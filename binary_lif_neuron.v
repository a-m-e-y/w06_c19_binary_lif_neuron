==> flow/design.v <==
`timescale 1ns / 1ps
module binary_lif_neuron #(
    parameter POTENTIAL_WIDTH = 16,  
    parameter FRACTION_BITS = 8      
) (
    input wire clk,
    input wire reset,
    input wire I,                    
    input wire [FRACTION_BITS-1:0] lambda_val_scaled,  
    input wire [POTENTIAL_WIDTH-1:0] theta_val_scaled,   
    input wire [POTENTIAL_WIDTH-1:0] reset_val_scaled,   
    output reg S                      
);
    reg [POTENTIAL_WIDTH-1:0] P;
    initial begin
        P = 0;  
        S = 0;  
    end
    always @(posedge clk or posedge reset) begin
        if (reset) begin
            P <= 0;
            S <= 0;
        end else begin
            reg [POTENTIAL_WIDTH + FRACTION_BITS - 1:0] P_mul_result;
            reg [POTENTIAL_WIDTH-1:0] P_current_cycle_calc;  
            P_mul_result = P * lambda_val_scaled;
            P_current_cycle_calc = P_mul_result >>> FRACTION_BITS;
            P_current_cycle_calc = P_current_cycle_calc + (I ? (1 << FRACTION_BITS) : 0);
            if (P_current_cycle_calc >= theta_val_scaled) begin
                S <= 1;              
                P <= reset_val_scaled;  
            end else begin
                S <= 0;              
                P <= P_current_cycle_calc;  
            end
        end
    end
endmodule
# == From RTL to reports: binary_lif_neuron ==
# The steps from the RTL of binary_lif_neuron to its reports follow in flow order.
# Line numbers count from 1 in the design file above.
# Operators: Yosys type, input widths -> output width; for muxes data width and select width s.
# Not given: --
# inputs
top,binary_lif_neuron
clk_port,clk
cell_library,sky130hd
corner,tt_025C_1v80

# == Word level ==
# Counts by Yosys on the flattened word-level netlist (proc, flatten, opt, wreduce; memories kept). Register bits leave out memories and registers merged into their read ports (data or address); mux counts leave out enables and synchronous resets folded into registers. Print and check cells are left out. Cells with the same type and inputs are merged into one.
# word_totals
ff_bits,17
input_bits,43
out_inout_bits,1
# op_classes
n_addsub,1
mul,1
n_cmp,1
n_mux,3
# op_table
op,n
$mul 16x8->24,1
$ge 16x16->1,1
$add 16x9->16,1
$mux 16,1
$mux 9,1
$mux 1,1

# == Longest topological paths ==
# Yosys ltp: most cells in a row. Word level: on the elaborated netlist, between registers, memories and ports. Mapped: between sequential cells and ports; inverters and the memories' decode and read muxes count.
# logic_depth
word_depth,4
abc_area,0
ltp_mapped,35
depth_no_buf,34

# == Netlist ==
# Source: synth_stat.txt of the flow (Yosys; design flattened, memories mapped). It holds for the ABC_AREA given above (unset counts as 0); a run with the other value may have another netlist.
# mapped
mapped_cells,590
mapped_area_um2,5222.5
ffs,17
# types
type,n,area_total_um2
sky130_fd_sc_hd__fa_1,83,1.66E+03
sky130_fd_sc_hd__ha_1,59,738.208
sky130_fd_sc_hd__and2_1,86,538.016
sky130_fd_sc_hd__inv_1,120,450.432
sky130_fd_sc_hd__dfrtp_1,17,425.408
sky130_fd_sc_hd__nand2_1,57,213.955
sky130_fd_sc_hd__mux2_2,13,146.39
sky130_fd_sc_hd__xnor2_1,12,105.101
sky130_fd_sc_hd__a21oi_1,20,100.096
sky130_fd_sc_hd__a21o_1,11,82.579
sky130_fd_sc_hd__xor2_1,9,78.826
sky130_fd_sc_hd__nor2_1,14,52.55
sky130_fd_sc_hd__clkbuf_1,12,45.043
sky130_fd_sc_hd__o21ai_0,9,45.043
sky130_fd_sc_hd__nand4_1,7,43.792
sky130_fd_sc_hd__mux2_4,2,30.029
sky130_fd_sc_hd__nor3_1,6,30.029
sky130_fd_sc_hd__a221oi_1,3,26.275
# Other cell types: 38; their cells: 50.

# == Worst setup path after synthesis ==
# Source: OpenSTA report_checks on the synthesized netlist (no wires, ideal clock, input and output delay 20% of the period each), path of least setup slack; recovery checks are left aside. Register names are those of the netlist, which keeps one name where synthesis merged equal registers.
# synth_timing
path_kind,input port to flip-flop
from,in lambda_val_scaled[7]
to,reg P[10]
clock_period_ns,11.0
in_delay_ns,2.200
setup_ns,0.125
t_first_pin_ns,2.200
arrival_ns,8.921
required_time_ns,10.875
setup_slack_ns,1.955
path_delay_ns,6.846
stages,31
n_path_buf,3
synth_period_reached_ns,9.045
# "path_delay_ns" = arrival - input delay + setup time.
# "stages": output pins that drive a net of the path, with the launching flip-flop's if there is one; two outputs of one cell count as two.
# "synth_period_reached_ns" is the clock period less the worst setup slack; recovery checks do not enter. This is arithmetic on one report: input and output delays are still those of the set period (20% each).
# The rows between start and end are the longest chain of elaborated cells between them; the timing report does not say that the signal goes this way. Where chains are equally long, one stands for them.
# A line is the first line of the expression or statement that the cell stems from. Yosys adds cells for indexed reads and writes and turns some case tables into memories.
# A register here has more assigning lines than the two given.
# synth_via
cell_sequence,sky130_fd_sc_hd__clkbuf_1 -> sky130_fd_sc_hd__and2_1 -> sky130_fd_sc_hd__fa_1 -> sky130_fd_sc_hd__fa_1 -> sky130_fd_sc_hd__fa_1 -> sky130_fd_sc_hd__inv_1 -> sky130_fd_sc_hd__fa_1 -> sky130_fd_sc_hd__inv_1 -> sky130_fd_sc_hd__ha_1 -> sky130_fd_sc_hd__buf_6 -> sky130_fd_sc_hd__a21o_1 -> sky130_fd_sc_hd__a41oi_1 -> sky130_fd_sc_hd__nand2_1 -> sky130_fd_sc_hd__a21o_1 -> sky130_fd_sc_hd__a21oi_1 -> sky130_fd_sc_hd__xnor2_1 -> sky130_fd_sc_hd__ha_1 -> sky130_fd_sc_hd__ha_1 -> sky130_fd_sc_hd__or2b_1 -> sky130_fd_sc_hd__mux2_4 -> sky130_fd_sc_hd__a21o_1 -> sky130_fd_sc_hd__a221oi_2 -> sky130_fd_sc_hd__xnor2_1 -> sky130_fd_sc_hd__ha_1 -> sky130_fd_sc_hd__a21o_1 -> sky130_fd_sc_hd__a21o_1 -> sky130_fd_sc_hd__a21oi_1 -> sky130_fd_sc_hd__o21ai_0 -> sky130_fd_sc_hd__a21oi_2 -> sky130_fd_sc_hd__buf_6 -> sky130_fd_sc_hd__mux2_2
elab_chain_cells,4
cone_cells,4
lines_between,3
cone_classes,1 x add/sub; 1 x mul; 1 x compare; 1 x mux
# synth_lines
item,line_no,rtl
"start, declared",9,"input wire [FRACTION_BITS-1:0] lambda_val_scaled,"
$mul 16x8->24,26,P_mul_result = P * lambda_val_scaled;
$add 16x9->16,28,P_current_cycle_calc = P_current_cycle_calc + (I ? (1 << FRACTION_BITS) : 0);
$ge 16x16->1,29,if (P_current_cycle_calc >= theta_val_scaled) begin
$mux 16,29,
"end, assigned",31,P <= reset_val_scaled;
"end, assigned",34,P <= P_current_cycle_calc;
"end, declared",14,reg [POTENTIAL_WIDTH-1:0] P;

# == Path in the finished layout ==
# Path of least setup slack in the final report of flow run A (OpenROAD, finished layout, wires in). Where an end is a register, its clock arrival counts in the times.
# layout_timing
path_kind,input port to flip-flop
from,in lambda_val_scaled[1]
to,reg P[6]
clock_period_ns,9.67
in_delay_ns,1.93
setup_ns,0.12
t_first_pin_ns,1.93
arrival_ns,9.04
required_time_ns,9.79
setup_slack_ns,0.75
stages,31
n_path_buf,2
# The rows between start and end are the longest chain of elaborated cells between them; the timing report does not say that the signal goes this way. Where chains are equally long, one stands for them.
# A register here has more assigning lines than the two given.
# layout_via
cell_sequence,sky130_fd_sc_hd__clkdlybuf4s50_1 -> sky130_fd_sc_hd__nand2_1 -> sky130_fd_sc_hd__fa_1 -> sky130_fd_sc_hd__inv_1 -> sky130_fd_sc_hd__fa_1 -> sky130_fd_sc_hd__inv_1 -> sky130_fd_sc_hd__fa_1 -> sky130_fd_sc_hd__inv_1 -> sky130_fd_sc_hd__ha_1 -> sky130_fd_sc_hd__a21oi_1 -> sky130_fd_sc_hd__o211ai_1 -> sky130_fd_sc_hd__nand4_1 -> sky130_fd_sc_hd__nand2_1 -> sky130_fd_sc_hd__a21o_1 -> sky130_fd_sc_hd__a21oi_1 -> sky130_fd_sc_hd__xnor2_1 -> sky130_fd_sc_hd__ha_1 -> sky130_fd_sc_hd__ha_1 -> sky130_fd_sc_hd__or2b_1 -> sky130_fd_sc_hd__mux2_4 -> sky130_fd_sc_hd__a21o_1 -> sky130_fd_sc_hd__a221oi_2 -> sky130_fd_sc_hd__xnor2_1 -> sky130_fd_sc_hd__ha_1 -> sky130_fd_sc_hd__a21o_1 -> sky130_fd_sc_hd__a21o_1 -> sky130_fd_sc_hd__a21oi_1 -> sky130_fd_sc_hd__o21ai_0 -> sky130_fd_sc_hd__a21oi_2 -> sky130_fd_sc_hd__buf_4 -> sky130_fd_sc_hd__mux2_2
elab_chain_cells,4
cone_cells,4
lines_between,3
cone_classes,1 x add/sub; 1 x mul; 1 x compare; 1 x mux
# layout_lines
item,line_no,rtl
"start, declared",9,"input wire [FRACTION_BITS-1:0] lambda_val_scaled,"
$mul 16x8->24,26,P_mul_result = P * lambda_val_scaled;
$add 16x9->16,28,P_current_cycle_calc = P_current_cycle_calc + (I ? (1 << FRACTION_BITS) : 0);
$ge 16x16->1,29,if (P_current_cycle_calc >= theta_val_scaled) begin
$mux 16,29,
"end, assigned",31,P <= reset_val_scaled;
"end, assigned",34,P <= P_current_cycle_calc;
"end, declared",14,reg [POTENTIAL_WIDTH-1:0] P;

# Top module binary_lif_neuron; platform sky130hd; tools Yosys and OpenROAD; 2 stored runs in no particular order. Input and output delays are each 20% of the period that was set; the output load is 0.01 pF.
# "critical_path_time_ns" is the time allowed to the run's worst setup path (the clock period less input and output delay, where it has them) less its slack. Clock arrival times count: a late capture clock shortens it, a late launch clock lengthens it.
# A setting shown as -- is not set for that run.
stored run,period_ns,CORE_UTILIZATION,CAP_MARGIN,CORE_MARGIN,SLEW_MARGIN,SETUP_SLACK_MARGIN,CORE_ASPECT_RATIO,CELL_PAD_IN_SITES_GLOBAL_PLACEMENT,CTS_CLUSTER_DIAMETER,MAX_ROUTING_LAYER,post_synth_area_um2,die_footprint_um2,final_cell_area_um2,finish.utilization_pct,timing.setup.ws_ns,critical_path_time_ns,critical_path_kind
flow run A,9.67,29,20,2,20,--,--,--,--,--,5222.5,19097.9,6064.6,34.0,0.753,6.98,input port to flip-flop
flow run B,9.47,60,10,2,5,-0.06,1.49,0,39,met4,5222.5,9481.1,5943.2,70.2,0.526,7.05,input port to flip-flop
